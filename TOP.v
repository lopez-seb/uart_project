==> flow/design.v <==
`timescale 1ns / 1ps
module TOP(
    input signal,
    input CLK, RST,
    output signal_out
    );
wire [7:0] data;
wire start;
wire finish;
UART_rx rx1 (
            .CLK(CLK),
            .RST(RST),
            .signal(signal),
            .rom(data),
            .start(start),
            .finish(finish)
            );
UART_tx tx1 (
            .CLK(CLK),
            .RST(RST),
            .rom(data),
            .start(start),
            .sig_out(signal_out),
            .finish(finish)
            );
endmodule
`timescale 1ns / 1ps
module UART_rx#(
            parameter WL = 8
                )(
            input signal, CLK, finish, RST,
            output reg [13:0] count,
            output reg [WL-1:0] rom,
            output reg [3:0] x,
            output reg [1:0] state,
            output reg start
                );
localparam UART = 10418;
localparam hAdj = UART/2;
localparam fAdj = UART;
parameter s1 = 2'b00; parameter s2 = 2'b01;
parameter s3 = 2'b10; parameter s4 = 2'b11;
always @(posedge CLK) begin
    if(RST)begin
        state <= s1;
        start <= 0;
        count <= 0;
        x <= 0;
        end
    else begin
    case(state)
        s1: begin
                if(!signal)begin
                    count <= 0;
                    state <= s2;
                    end
                else if (finish) start <= 0;
            end
        s2: begin
                if(count==fAdj)begin
                    count <= 0;
                    x <= 0;
                    state <= s3;
                    end
                else count <= count +1;
            end
        s3: begin
                if(count==hAdj)begin
                    rom[x] <= signal;
                    x <= x + 1;
                    count <= count +1;
                    end
                else if(count==fAdj)begin
                    if(x==7)begin
                        count <= 0;
                        state <= s4;
                        end
                    else count <= 0;
                    end
                else count <= count +1;
            end
        s4: begin
                start <= 1;
                state <= s1;
            end
        endcase
    end
end
endmodule
`timescale 1ns / 1ps
module UART_tx#(
        parameter WL = 8
                )(
            input CLK, RST, start,
            input [WL-1:0] rom,
            output reg finish, 
            output reg [1:0] state,
            output reg sig_out         
                );
reg [13:0] count;
reg [2:0] x;
localparam bode = 10418;
parameter s1 = 2'b00;   parameter s2 = 2'b01;
parameter s3 = 2'b10;   parameter s4 = 2'b11;
always @(posedge CLK) begin
    if(RST)begin
        count <= 0;
        finish <= 1;
        state <= s1;
        x <= 0;
    end
    else begin
        case(state)
            s1: begin
                    count <= 0;
                    x <= 0;
                    if(start) state <= s2;
                    else sig_out <= 1;
                end
            s2: begin
                if(count==bode)begin
                    count <= 0;
                    state <= s3;
                    end
                else begin 
                    count <= count +1;
                    sig_out <= 0;
                    end
                end
            s3: begin
                    if(count==bode)begin
                        if(x==7)state <= s4;
                        else begin
                            x <= x + 1;
                            count <= 0;
                            end
                        end
                    else begin
                        sig_out <= rom[x];
                        count <= count +1;
                        end
                end
            s4: begin
                    sig_out <= 1;
                    finish <= 1;
                    state <= s1;
                end
        endcase
        end
end
endmodule
### Step by step through the tools: TOP

Tool output for the design above, in the order of the flow.
Lines are those of the file above, counted from 1.
Operators: Yosys type, input widths -> output width; for muxes data width and select width s.
Cell names lack the library's common part.
The mark n/a stands for no value.

* top module: TOP
* clock port: CLK
* standard-cell library: sky130hd
* library corner: tt_025C_1v80

### Word level

Source: Yosys, flattened and elaborated, memories not mapped. Widths are those after wreduce. Registers that Yosys merges into a memory's read port (data or address) are not register bits. Print and check cells do not count. Equal cells are merged and count once.

* register bits after elaboration: 49
* output and inout port bits: 1

* shift-type cells: 3
* add/sub/neg operators: 5
* equality and inequality tests: 27
* muxes and demuxes: 33
* bitwise gates (word level): 5
* reductions and logical operators: 19

Operators with widths (count)
* $pmux 14 s3: 2
* $mux 14: 6
* $add 14x1->14 const B: 2
* $eq 14x14->1 const B: 2
* $mux 2: 9
* $ne 2x2->1 const B: 8
* $pmux 2 s4: 2
* $mux 8: 2
* $eq 14x13->1 const B: 1
* $ne 2x1->1 const B: 7
* $reduce_and 5->1: 2
* $reduce_and 3->1: 3
* $shift 1x5->8: 1
* $shift 1x5->8 const A: 1
* $eq 2x2->1 const B: 4
* $reduce_bool 4->1: 2
* $shiftx 8x3->1: 1
* $and 8x8->8: 1
* $or 8x8->8: 1
* $not 8->8: 1
* $pmux 4 s2: 1
* $mux 4: 2
* $reduce_and 2->1: 3
* $reduce_bool 2->1: 3
* $reduce_bool 3->1: 2
* $reduce_and 6->1: 1
* $pmux 3 s2: 1
* $mux 3: 2

Other operator kinds: 13; their cells: 19.

### Depth

Longest topological path by Yosys (ltp), each cell counted once; first at word level (registers and memories cut), then after technology mapping (sequential cells cut; the memories' decode and read muxes count).

* depth in word-level cells: 7
* ABC_AREA: 0
* depth in mapped cells: 9
* mapped depth without buffers: 7

### Synthesis result

Source: synth_stat.txt of the flow (Yosys; design flattened, memories mapped). It holds for the ABC_AREA given above (unset counts as 0); a run with the other value may have another netlist.
Totals and module areas in this step are rounded.

* mapped cells: 320
* buffers: 12
* sequential part of the area: 0.00115 mm2
* mapped flip-flops: 53
* cell area after synthesis: 0.00284 mm2

Cells by type
* dfxtp_1: count 44, area in all 880.845 um2
* edfxtp_1: count 9, area in all 270.259 um2
* nor2_1: count 44, area in all 165.158 um2
* ha_1: count 12, area in all 150.144 um2
* nand2_1: count 29, area in all 108.854 um2
* xnor2_1: count 10, area in all 87.584 um2
* nand4_1: count 13, area in all 81.328 um2
* a21oi_1: count 16, area in all 80.077 um2
* nand3_1: count 14, area in all 70.067 um2
* nor3_1: count 14, area in all 70.067 um2
* xor2_1: count 6, area in all 52.55 um2
* a211oi_1: count 6, area in all 45.043 um2
* mux4_2: count 2, area in all 45.043 um2
* inv_1: count 10, area in all 37.536 um2
* nand2b_1: count 6, area in all 37.536 um2
* a22o_1: count 4, area in all 35.034 um2
* nand4bb_1: count 3, area in all 33.782 um2
* a31oi_1: count 5, area in all 31.28 um2

Other cell types: 36; their cells: 73.
By module: a second synthesis without flattening, with its own total; a netlist apart from the flattened one above.

* cell total of the unflattened synthesis: 364
* area (unflattened synthesis): 0.00329 mm2

Each row is one instance without its submodules.

By module
* UART_rx: instances 1, cells 207, area 0.00188 mm2, seq. area 0.000661 mm2
* UART_tx: instances 1, cells 157, area 0.00142 mm2, seq. area 0.00041 mm2
* TOP: instances 1, cells 0, area 0 mm2, seq. area 0 mm2

### Worst setup path after synthesis

OpenSTA on the mapped netlist: ideal clock, no wires. The path of least setup slack (recovery checks aside). Input and output delay are each 20% of the period. Register names are those of the netlist, which keeps one name where synthesis merged equal registers.

* path kind: register to register
* start point: register rx1.x[0]
* end point: register rx1.rom[4]
* setup time: 0.260 ns
* data required time: 2.120 ns
* path delay: 2.171 ns
* clock period: 2.38 ns
* path slack: 0.209 ns
* arrival time: 1.911 ns
* driving pins on the path: 7
* path buffers: 1
* time at the first pin: 0.000 ns
* period reached after synthesis: 2.171 ns

"path delay" is the arrival time less input delay plus setup time.
"driving pins on the path" counts driving pins, that of a launching flip-flop among them; a cell with two outputs on the path counts twice.
"period reached after synthesis" is the clock period less the worst setup slack; recovery checks do not enter. This is arithmetic on one report: input and output delays are still those of the set period (20% each).
Between the ends stands the longest chain of elaborated cells between them, by number of cells; it is not shown to be the way that was timed. Of several equally long chains one is given.
A line is the first line of the expression or statement that the cell stems from. Yosys adds cells for indexed reads and writes and turns some case tables into memories.
At most two assigning lines are given for a register; there are more.

* cells stage by stage: dfxtp_1 > clkbuf_1 > inv_1 > ha_1 > o32ai_1 > nand2_1 > mux2_2
* length of the longest elaborated chain: 7

RTL lines, path after synthesis
* start, declared: RTL line 34 `output reg [3:0] x,`
* start, assigned: RTL line 48 `x <= 0;`
* start, assigned: RTL line 70 `x <= x + 1;`
* $neg 4->5: RTL line 69 `rom[x] <= signal;`
* $shift 1x5->8: RTL line 69
* $not 8->8: RTL line 69
* $and 8x8->8: RTL line 69
* $or 8x8->8: RTL line 69
* $mux 8: RTL line 68 `if(count==hAdj)begin`
* $mux 8: RTL line 51 `case(state)`
* end, assigned: RTL line 69
* end, declared: RTL line 33 `output reg [WL-1:0] rom,`

### Worst path after layout

Path of least setup slack in the final report of run 2 (OpenROAD, finished layout, wires in). Where an end is a register, its clock arrival counts in the times.

* path kind: register to register
* start point: register tx1.count[11]
* end point: register tx1.count[5]
* time at the first pin: 0.29 ns
* path buffers: 0
* arrival time: 2.53 ns
* setup time: 0.08 ns
* driving pins on the path: 6
* path slack: 0.70 ns
* clock period: 3.02 ns
* data required time: 3.23 ns

Between the ends stands the longest chain of elaborated cells between them, by number of cells; it is not shown to be the way that was timed. Of several equally long chains one is given.
At most two assigning lines are given for a register; there are more.

* cells stage by stage: dfxtp_1 > nor4bb_1 > nand4_1 > o21ai_2 > nor2_1 > a211oi_1
* length of the longest elaborated chain: 3

RTL lines, path after layout
* start, declared: RTL line 100 `reg [13:0] count;`
* start, assigned: RTL line 126 `count <= count +1;`
* start, assigned: RTL line 140 `count <= count +1;`
* $eq 14x14->1: RTL line 131 `if(count==bode)begin`
* $mux 14: RTL line 131
* $pmux 14 s3: RTL line 113 `case(state)`
* end, assigned: RTL line 126
* end, assigned: RTL line 140
* end, declared: RTL line 100

Ticket comment

2 stored runs of TOP in the flow (synthesis by Yosys, layout by OpenROAD, sky130hd cells), in arbitrary order. Constraints: input delay and output delay 20% of the set period each, output load 0.01 pF.
By "reached clock period" is meant the clock period of the run minus its worst setup slack. This is arithmetic on one report: input and output delays are still those of the set period (20% each).
"time used up by the worst setup path" is the time allowed to the run's worst setup path (the clock period less input and output delay, where it has them) less its slack. Clock arrival times count: a late capture clock shortens it, a late launch clock lengthens it.
"overall power" rests on the timing tool's default activity at the inputs, not on a simulated workload.
Results are given in rounded form.

### Run 1

==> flow/run.sh <==
#!/bin/bash
# the make line also repeats the synthesis and layout settings of config.mk as NAME=value (left out here)
make -C /OpenROAD-flow-scripts/flow DESIGN_CONFIG=/design/flow/config.mk WORK_HOME=/design/flow/orfs CLKGATE_MAP_FILE= finish
==> flow/config.mk <==
export PLATFORM = sky130hd
export DESIGN_NAME = TOP
export DESIGN_NICKNAME = TOP
export VERILOG_FILES = /design/flow/design.v
export SDC_FILE = /design/flow/constraint.sdc
export NUM_CORES = 4
export LEC_CHECK = 0
export CAP_MARGIN = 15
export CELL_PAD_IN_SITES_GLOBAL_PLACEMENT = 3
export CORE_MARGIN = 10
export CORE_UTILIZATION = 63
export CTS_CLUSTER_DIAMETER = 58
export CTS_CLUSTER_SIZE = 91
export MAX_ROUTING_LAYER = met5
export SLEW_MARGIN = 20
export TNS_END_PERCENT = 35
==> flow/constraint.sdc <==
create_clock -name core_clock -period 2.82 [get_ports {CLK}]
set_input_delay 0.5640 -clock core_clock [delete_from_list [all_inputs] [get_ports {CLK}]]
set_output_delay 0.5640 -clock core_clock [all_outputs]
set_load 0.01 [all_outputs]

Outcome of run 1: not finished: placement ended with error GPL-0301

### Run 2

==> flow/run.sh <==
#!/bin/bash
# the make line also repeats the synthesis and layout settings of config.mk as NAME=value (left out here)
make -C /OpenROAD-flow-scripts/flow DESIGN_CONFIG=/design/flow/config.mk WORK_HOME=/design/flow/orfs CLKGATE_MAP_FILE= finish
==> flow/config.mk <==
export PLATFORM = sky130hd
export DESIGN_NAME = TOP
export DESIGN_NICKNAME = TOP
export VERILOG_FILES = /design/flow/design.v
export SDC_FILE = /design/flow/constraint.sdc
export NUM_CORES = 4
export LEC_CHECK = 0
export CAP_MARGIN = 20
export CELL_PAD_IN_SITES_DETAIL_PLACEMENT = 1
export CELL_PAD_IN_SITES_GLOBAL_PLACEMENT = 1
export CORE_ASPECT_RATIO = 0.67
export CORE_MARGIN = 7
export CORE_UTILIZATION = 29
export CTS_CLUSTER_DIAMETER = 212
export MIN_ROUTING_LAYER = met2
export PLACE_DENSITY_LB_ADDON = 0.28
export SLEW_MARGIN = 20
==> flow/constraint.sdc <==
create_clock -name core_clock -period 3.02 [get_ports {CLK}]
set_input_delay 0.6040 -clock core_clock [delete_from_list [all_inputs] [get_ports {CLK}]]
set_output_delay 0.6040 -clock core_clock [all_outputs]
set_load 0.01 [all_outputs]

Results of run 2:
- Time used up by the worst setup path: 2.32 ns
- Worst setup path type: register to register
- Lowest hold slack: 0.474 ns
- Overall power: 1390 uW
- Setup slack of the critical path: 0.700 ns
- Post-route utilization: 0.333
- Total negative slack: 0.000 ns
- Standard-cell area after layout: 0.00316 mm2
- Reached clock period: 2.320 ns
- Overall die area: 0.0128 mm2
- Cell area after synthesis: 0.00284 mm2
